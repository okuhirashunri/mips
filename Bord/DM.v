==> flow/design.v <==
module DM(
    input  CLK, RST,
    input [31:0] Result,
    input [31:0] Rdata2,
    input [31:0] Ins,nextPC,
    output [31:0] Wdata
);
parameter WIDTH = 32;
parameter IMEM_SIZE = 64;
parameter REGFILE_SIZE = 32;
parameter DMEM_SIZE = 64;
parameter R_FORM = 6'd0;
parameter LW   = 6'd35;
parameter SW   = 6'd43;
parameter ADD  = 6'd32;
parameter ADDU = 6'd33;
parameter SUB  = 6'd34;
parameter SUBU = 6'd35;
parameter AND  = 6'd36;
parameter OR   = 6'd37;
parameter XOR  = 6'd38;
parameter NOR  = 6'd39;
parameter SLT  = 6'd42;
parameter SLTU = 6'd43;
parameter ADDI  = 6'd8;
parameter ADDIU = 6'd9;
parameter SLTI  = 6'd10;
parameter SLTIU = 6'd11;
parameter ANDI  = 6'd12;
parameter ORI   = 6'd13;
parameter XORI  = 6'd14;
parameter SLL   = 6'd0;
parameter SRL   = 6'd2;
parameter SRA   = 6'd3;
parameter SLLV  = 6'd4;
parameter SRLV  = 6'd6;
parameter SRAV  = 6'd7;
parameter MFHI   = 6'd16;
parameter MTHI   = 6'd17;
parameter MFLO   = 6'd18;
parameter MTLO   = 6'd19;
parameter MULT   = 6'd24;
parameter MULTU  = 6'd25;
parameter DIV    = 6'd26;
parameter DIVU   = 6'd27;
parameter JR     = 6'd8;
parameter JALR   = 6'd9;
parameter BLTZ   = 6'd1;
parameter BGEZ   = 6'd1;
parameter J      = 6'd2;
parameter JAL    = 6'd3;
parameter BEQ    = 6'd4;
parameter BNE    = 6'd5;
parameter BLEZ   = 6'd6;
parameter BGTZ   = 6'd7;
parameter BLTZ_r = 5'd0;
parameter BGEZ_r = 5'd1;
reg [31:0] DMEM [0:DMEM_SIZE-1];
wire [5:0] op;
assign op = Ins[31:26];
wire [5:0] funct;
assign funct = Ins[5:0];
integer i;
initial begin
    for (i = 0; i < 64; i = i + 1) begin
        DMEM[i] <= 32'd777;
    end
end
wire [31:0] Rdata;
assign Rdata = DMEM[Result];
function [31:0] MUX3;
    input [31:0] Result;
    input [31:0] nextPC;
    input [5:0] op;
    input [31:0] Rdata;
    input [5:0] funct;
    if (op == LW) begin
        MUX3 = Rdata;
    end
    else if(op == JAL || op == JALR)begin 
        MUX3 = nextPC;
    end 
    else begin
        MUX3 = Result;   
    end
endfunction
always @(posedge CLK) begin
    if(op == SW)begin
        DMEM[Result] <= Rdata2; 
    end
end
assign Wdata = MUX3(Result, nextPC, op, Rdata, funct);
endmodule
Tool chain data of DM
The steps from the RTL of DM to its reports follow in flow order. Lines are those of the file above, counted from 1. Cell names lack the library's common part. A cell with -- has no value.

Top: DM. Clock input: CLK. Library: sky130hd. Library corner: tt_025C_1v80.

Word-level counts
Source: Yosys, flattened and elaborated, memories not mapped. Widths are those after wreduce; folded enables and synchronous resets count as part of the registers. Registers that Yosys merges into a memory's read port (data or address) are not register bits. Print and check cells do not count. Equal cells are merged and count once. Memory sizes are those after Yosys's memory passes, which may raise the word count (mostly to a power of two), join words into wider ones and drop unused or constant bits.

For register bits after elaboration the number is 0. The entry for RAM bits reads 2048. The entry for memory cells reads 1. Under input bits stands 130. The figure for output and inout bits is 32.

The figure for equality and inequality tests is 4. The figure for mux-type cells is 5. For reduce/logical cells the number is 1.

Memories: DMEM (words 64, width 32, rd ports 1, wr ports 1, RTL line 58) `reg [31:0] DMEM [0:DMEM_SIZE-1];`.

Operator list (count): 2-to-1 mux 32 bit (3); == test 6 bit with constant B (2); == test 6 x 2 -> 1 bit with constant B (1); == test 6 x 4 -> 1 bit with constant B (1); 2-to-1 mux 6 bit (1); logical OR 1 bit (1); 2-to-1 mux 1 bit (1).

Depth
Longest topological path by Yosys (ltp), each cell counted once; first at word level (registers and memories cut), then after technology mapping (sequential cells cut; the memories' decode and read muxes count).

The figure for depth after elaboration is 4. Under ABC_AREA stands 0. The figure for mapped depth is 12. Under depth with buffers taken out stands 6.

Netlist
Source: synth_stat.txt of the flow (Yosys; design flattened, memories mapped). It holds for the ABC_AREA given above (unset counts as 0); a run with the other value may have another netlist.

Cell types (count): edfxtp_1 (2048); mux2i_1 (300); mux2_2 (213); a221oi_1 (226); a22oi_1 (202); mux4_2 (55); o22ai_1 (134); buf_2 (140); o21ai_0 (127); nor2_1 (165); a21oi_1 (103); a221o_1 (49); a22o_1 (48); nand2_1 (109); buf_4 (47); buf_6 (29); clkbuf_1 (78); a32oi_1 (28).

Not listed: further types 52, cells in them 310.

Cell count: 4411. For synthesis area the number is 79700.2 sq um. The figure for mapped flip-flops is 2048. The entry for buffer cells reads 323.

Worst setup path after synthesis
OpenSTA on the mapped netlist: ideal clock, no wires. The path of least setup slack (recovery checks aside). Input and output delay are each 20% of the period. Register names are those of the netlist, which keeps one name where synthesis merged equal registers.

Path kind: in2out. From: input Result[0]. To: output Wdata[2]. The figure for clock period is 7.58 ns. The figure for output delay is 1.516 ns. For arrival the number is 3.250 ns. The entry for required time reads 6.064 ns. Path slack: 2.814 ns. Under path delay stands 1.734 ns. The figure for stages is 8. Path buffers: 3. Under period reached after synthesis stands 4.766 ns.

"path delay" = arrival - input delay + setup time. At an output port there is no setup time. "stages" counts driving pins, that of a launching flip-flop among them; a cell with two outputs on the path counts twice. "period reached after synthesis" = period - worst setup slack (recovery checks aside). The figure is calculated, with input and output delays left at 20% of the set period. Between the ends stands the longest chain of elaborated cells between them, by number of cells; it is not shown to be the way that was timed. Of several equally long chains one is given. A line is the first line of the expression or statement that the cell stems from. Yosys adds cells for indexed reads and writes and turns some case tables into memories. The chain passes a memory read, where the word-level depth is cut; so it can be longer than that depth.

Path through: buf_6 -> buf_6 -> buf_2 -> mux4_2 -> a22oi_1 -> nand3_1 -> a2111oi_0 -> a32oi_1. Length of the longest elaborated chain: 2. Under elaborated cells between the ends (all ways) stands 2.

Ends and longest elaborated chain, after synthesis: start, declared (RTL line 3) `input [31:0] Result,`; memory read (64 x 32 bit) (RTL line 58) `reg [31:0] DMEM [0:DMEM_SIZE-1];`; 2-to-1 mux 32 bit (RTL line 77) `if (op == LW) begin`; end, declared (RTL line 6) `output [31:0] Wdata`.

Worst path after layout
From the final timing report of job 1: the path of least setup slack in the routed layout; clock arrival at registers is part of the times.

Path kind: in2out. From: input Result[1]. To: output Wdata[2]. The figure for clock period is 4.19 ns. The figure for output delay is 0.84 ns. For arrival the number is 3.39 ns. The entry for required time reads 3.35 ns. Path slack: -0.04 ns. The figure for stages is 14. Path buffers: 8.

Between the ends stands the longest chain of elaborated cells between them, by number of cells; it is not shown to be the way that was timed. Of several equally long chains one is given. The chain passes a memory read, where the word-level depth is cut; so it can be longer than that depth.

Path through: buf_16 -> buf_12 -> buf_16 -> buf_12 -> and2_4 -> buf_4 -> buf_8 -> a221oi_2 -> nor2_1 -> o31a_1 -> a2111oi_4 -> buf_4 -> a32oi_4 -> buf_2. Length of the longest elaborated chain: 2. Under elaborated cells between the ends (all ways) stands 2.

Ends and longest elaborated chain, post-layout: start, declared (RTL line 3) `input [31:0] Result,`; memory read (64 x 32 bit) (RTL line 58) `reg [31:0] DMEM [0:DMEM_SIZE-1];`; 2-to-1 mux 32 bit (RTL line 77) `if (op == LW) begin`; end, declared (RTL line 6) `output [31:0] Wdata`.

Top module DM; platform sky130hd; tools Yosys and OpenROAD; 2 stored runs in no particular order. Input and output delays are each 20% of the period that was set; the output load is 0.01 pF. "period reached" = clock period - worst setup slack. The figure is calculated, with input and output delays left at 20% of the set period. "time used up by the worst setup path": the worst setup path's part of the clock period (all of it between registers, 20% less for each end at a port) less its slack. A launch clock that arrives late makes it longer, a capture clock that arrives late makes it shorter. By "power consumption" is meant OpenSTA's value without simulated activity: inputs other than the clock are taken to toggle once in ten clock periods, and the tool carries that through the logic.

Files of job 1:
==> flow/run.sh <==
#!/bin/bash
# the make line also repeats the synthesis and layout settings of config.mk as NAME=value (left out here)
make -C /OpenROAD-flow-scripts/flow DESIGN_CONFIG=/design/flow/config.mk WORK_HOME=/design/flow/orfs CLKGATE_MAP_FILE= finish
==> flow/config.mk <==
export PLATFORM = sky130hd
export DESIGN_NAME = DM
export DESIGN_NICKNAME = DM
export VERILOG_FILES = /design/flow/design.v
export SDC_FILE = /design/flow/constraint.sdc
export NUM_CORES = 4
export LEC_CHECK = 0
export CAP_MARGIN = 20
export CORE_MARGIN = 2
export CORE_UTILIZATION = 40
export SETUP_SLACK_MARGIN = 0.35
export SLEW_MARGIN = 20
==> flow/constraint.sdc <==
create_clock -name core_clock -period 4.19 [get_ports {CLK}]
set_input_delay 0.8380 -clock core_clock [delete_from_list [all_inputs] [get_ports {CLK}]]
set_output_delay 0.8380 -clock core_clock [all_outputs]
set_load 0.01 [all_outputs]

Results of job 1. The die area is 202,838.0 sq um. For the cell area after synthesis the run shows 79,700.2 sq um. The measured standard-cell area after routing is 103,148.0 sq um. The worst hold slack in the final report reads 0.462 ns. The setup slack of the worst path stands at -0.038 ns. The measured period reached is 4.228 ns. The measured power consumption is 0.043294 W. The time used up by the worst setup path comes to 2.55 ns. Critical path kind: in2out. The measured total negative setup slack is -0.062 ns. The post-layout utilization reads 52.2 %.

Files of job 2:
==> flow/run.sh <==
#!/bin/bash
# the make line also repeats the synthesis and layout settings of config.mk as NAME=value (left out here)
make -C /OpenROAD-flow-scripts/flow DESIGN_CONFIG=/design/flow/config.mk WORK_HOME=/design/flow/orfs CLKGATE_MAP_FILE= finish
==> flow/config.mk <==
export PLATFORM = sky130hd
export DESIGN_NAME = DM
export DESIGN_NICKNAME = DM
export VERILOG_FILES = /design/flow/design.v
export SDC_FILE = /design/flow/constraint.sdc
export NUM_CORES = 4
export LEC_CHECK = 0
export CAP_MARGIN = 20
export CELL_PAD_IN_SITES_GLOBAL_PLACEMENT = 3
export CORE_ASPECT_RATIO = 0.81
export CORE_MARGIN = 3
export CORE_UTILIZATION = 33
export GPL_ROUTABILITY_DRIVEN = 0
export MIN_ROUTING_LAYER = met2
export PLACE_DENSITY_LB_ADDON = 0.17
export SLEW_MARGIN = 30
export TNS_END_PERCENT = 90
==> flow/constraint.sdc <==
create_clock -name core_clock -period 2.81 [get_ports {CLK}]
set_input_delay 0.5620 -clock core_clock [delete_from_list [all_inputs] [get_ports {CLK}]]
set_output_delay 0.5620 -clock core_clock [all_outputs]
set_load 0.01 [all_outputs]

Results of job 2. The die area is 247,482.0 sq um. For the cell area after synthesis the run shows 79,700.2 sq um. The measured standard-cell area after routing is 107,088.0 sq um. The worst hold slack in the final report reads 0.171 ns. The setup slack of the worst path stands at -1.213 ns. The measured period reached is 4.023 ns. The measured power consumption is 0.067855 W. The time used up by the worst setup path comes to 2.90 ns. Critical path kind: in2out. The measured total negative setup slack is -30.415 ns. The post-layout utilization reads 44.8 %.
