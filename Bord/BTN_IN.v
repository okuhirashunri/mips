==> flow/design.v <==
module BTN_IN (
    input CLK, RST,
    input [10:0] nBIN,
    output reg [10:0] BOUTN, BOUTP
);
reg [20:0] cnt;
wire en40hz = (cnt==1250000 - 1);
always @(posedge CLK or posedge RST) begin
    if (RST) begin
        cnt <= 21'b0;
    end
    else if (en40hz) begin
        cnt <= 21'b0;
    end
    else begin
        cnt <= cnt + 21'b1;
    end
end
reg [10:0] ff1, ff2;
always @(posedge CLK or posedge RST) begin
    if (RST) begin
        ff2 <= 11'b0;
        ff1 <= 11'b0;
    end
    else if (en40hz) begin
        ff2 <= ff1;
        ff1 <= nBIN;
    end
end
wire [10:0] tempN = ~ff1 & ff2 & {11{en40hz}};       
wire [10:0] tempP = ff1 & ~ff2 & {11{en40hz}};       
always @(posedge CLK or posedge RST) begin
    if (RST) begin
        BOUTN <= 11'b0;
        BOUTP <= 11'b0;
    end
    else begin
        BOUTN <= tempN;
        BOUTP <= tempP;
    end
end
endmodule
* Tool chain data of BTN_IN *
Tool output for the design above, in the order of the flow.
Line numbers count from 1 in the design file above.
Library cell names are shortened.
Not given: --

design
  top = BTN_IN
  clock input = CLK
  library = sky130hd
  library corner = tt_025C_1v80

* Word-level counts *
Yosys after proc, flatten, opt, wreduce and memory -nomap, before mapping. Enables and synchronous resets that opt folds into registers are not counted as muxes. Memory bits, and registers merged into a memory's read port (data or address), are not among the register bits. Print and check cells are not counted. Equal cells are merged and count once.

word-level totals
  bits in registers = 65
  input port bits = 13
  cells after elaboration = 14
  output and inout bits = 22

operators by class
  bitwise operators = 6
  mux-type cells = 1
  eq/ne operators = 1
  add/sub/neg operators = 1

operators by type and width
  operator                                                          number
  11-bit AND                                                        4
  11-bit inverter                                                   2
  21-bit by 1-bit adder with 21-bit output (second input constant)  1
  21-bit == test (second input constant)                            1
  21-bit 2-to-1 mux                                                 1

* Logic depth *
Depth = most cells in a row (Yosys ltp): at word level without a register or memory, in the mapped netlist without a sequential cell, where the memories' decode and read muxes count.

depth
  depth in word-level cells = 3
  ABC_AREA = 0
  mapped depth = 6
  depth with buffers taken out = 5

* Synthesis result *
Yosys stat after the flow's synthesis: flattened, memories mapped to cells. It holds for the ABC_AREA given above (unset counts as 0); a run with the other value may have another netlist.
Totals and module areas in this step are rounded.

synthesis totals
  flip-flop cells = 65
  area of sequential cells = 1,630 um^2
  mapped cells = 188
  cell area after synthesis = 2,650 um^2
  buffer cells = 6

cells by type
  type     number  total area (um^2)
  dfrtp_1  65      1,626.56
  nor3b_2  20      250.24
  mux2_2   20      225.216
  xnor2_1  11      96.342
  xor2_1   6       52.55
  nand4_1  8       50.048
  nor2_1   11      41.29
  nor4_1   5       31.28
  and4_1   3       26.275
  nand2_1  7       26.275
  nand3_1  5       25.024
  buf_6    2       22.522
  and3_1   3       18.768
  nor4b_1  2       17.517
  buf_2    3       15.014
  mux2_4   1       15.014
  nor3_1   3       15.014
  nor3b_1  2       15.014

Not listed: further types 9, cells in them 11.

* Timing after synthesis *
Path of least setup slack by OpenSTA after synthesis, without wires, with an ideal clock, recovery checks aside; 20% of the period is set as input and as output delay. Where synthesis merged equal registers, the netlist keeps one of their names.

timing post-synthesis
  kind = register -> register
  start = register cnt[5]
  end = register ff2[0]
  data required time = 2,125 ps
  buffers on the path = 1
  setup slack = 261 ps
  delay of the path = 1,989 ps
  clock period = 2,250 ps
  setup time = 125 ps
  data arrival time = 1,864 ps
  launch time at the first pin = 0 ps
  driving pins on the path = 5
  synthesis period reached = 1,989 ps

"delay of the path" is the arrival time less input delay plus setup time.
"driving pins on the path" counts driving pins, that of a launching flip-flop among them; a cell with two outputs on the path counts twice.
"synthesis period reached" = period - worst setup slack (recovery checks aside). The figure is calculated, with input and output delays left at 20% of the set period.
Between the ends stands the longest chain of elaborated cells between them, by number of cells; it is not shown to be the way that was timed. Of several equally long chains one is given.
Each line given opens the expression or statement behind the cell; cells for indexed reads and writes are added by Yosys, which also makes memories of some case tables.
At most two assigning lines are given for a register; there are more.

between the ends, post-synthesis
  path through = dfrtp_1 -> or4_4 -> nor4_2 -> buf_2 -> mux2_2
  cells in the longest elaborated chain = 1
  elaborated cells on any way between the ends = 1
  source lines of those cells = 1
  those cells by class = eq/ne: 1

ends and longest elaborated chain, post-synthesis
  what             line  RTL
  start, declared  6     reg [20:0] cnt;
  start, assigned  10    cnt <= 21'b0;
  start, assigned  16    cnt <= cnt + 21'b1;
  21-bit == test   7     wire en40hz = (cnt==1250000 - 1);
  end, assigned    22    ff2 <= 11'b0;
  end, assigned    26    ff2 <= ff1;
  end, declared    19    reg [10:0] ff1, ff2;

* Timing after layout *
From the final timing report of flow run 2: the path of least setup slack in the routed layout; clock arrival at registers is part of the times.
The report prints the path's times to 10 ps; the period is as set.

timing after layout
  kind = register -> register
  start = register cnt[0]
  end = register BOUTP[9]
  data arrival time = 2,720 ps
  setup time = 70 ps
  data required time = 3,440 ps
  driving pins on the path = 6
  setup slack = 720 ps
  launch time at the first pin = 340 ps
  clock period = 3,170 ps
  buffers on the path = 1

Between the ends stands the longest chain of elaborated cells between them, by number of cells; it is not shown to be the way that was timed. Of several equally long chains one is given.
At most two assigning lines are given for a register; there are more.

between the ends, after layout
  path through = dfrtp_1 -> ha_1 -> nand4_1 -> or4_1 -> buf_4 -> nor3b_2
  cells in the longest elaborated chain = 2
  elaborated cells on any way between the ends = 2
  source lines of those cells = 2
  those cells by class = eq/ne: 1; logic: 1

ends and longest elaborated chain, after layout
  what             line  RTL
  start, declared  6     reg [20:0] cnt;
  start, assigned  10    cnt <= 21'b0;
  start, assigned  16    cnt <= cnt + 21'b1;
  21-bit == test   7     wire en40hz = (cnt==1250000 - 1);
  11-bit AND       31    wire [10:0] tempP = ff1 & ~ff2 & {11{en40hz}};
  end, assigned    35    BOUTP <= 11'b0;
  end, assigned    39    BOUTP <= tempP;
  end, declared    4     output reg [10:0] BOUTN, BOUTP

==> results <==
BTN_IN through Yosys and OpenROAD on sky130hd: 2 stored runs, unordered, with their settings and measured results. The constraints put input and output delay at 20% of the set period each and load the outputs with 0.01 pF.
By "worst path time" is meant the share of the clock period that the worst setup path is allowed (20% is reserved at inputs, 20% at outputs), minus its slack. Clock arrival times at its registers enter into it.
"worst path time" is given in steps of 10 ps.
The results are shown rounded.
Among the settings, -- means not set for that run.
Among the results, -- means that no value is shown for the run.

name                                    flow run 1  flow run 2
period_ns                               2.33        3.17
CORE_UTILIZATION                        64          40
SETUP_SLACK_MARGIN                      -0.18       --
PLACE_DENSITY_LB_ADDON                  0.29        --
CORE_ASPECT_RATIO                       1.27        --
CELL_PAD_IN_SITES_DETAIL_PLACEMENT      2           --
TNS_END_PERCENT                         25          --
ABC_AREA                                0           --
GPL_TIMING_DRIVEN                       0           --
GPL_ROUTABILITY_DRIVEN                  0           --
CAP_MARGIN                              20          20
CORE_MARGIN                             2           2
SLEW_MARGIN                             20          20
Yosys chip area after synthesis (um^2)  --          2,650
full die area (um^2)                    --          7,300
final design utilization                --          0.518
worst setup slack after layout (ps)     --          716
lowest hold slack (ps)                  --          454
worst path time (ps)                    --          2,450
worst setup path kind                   --          register -> register

Flow run 1: stopped before the end: placement reported DPL-0033
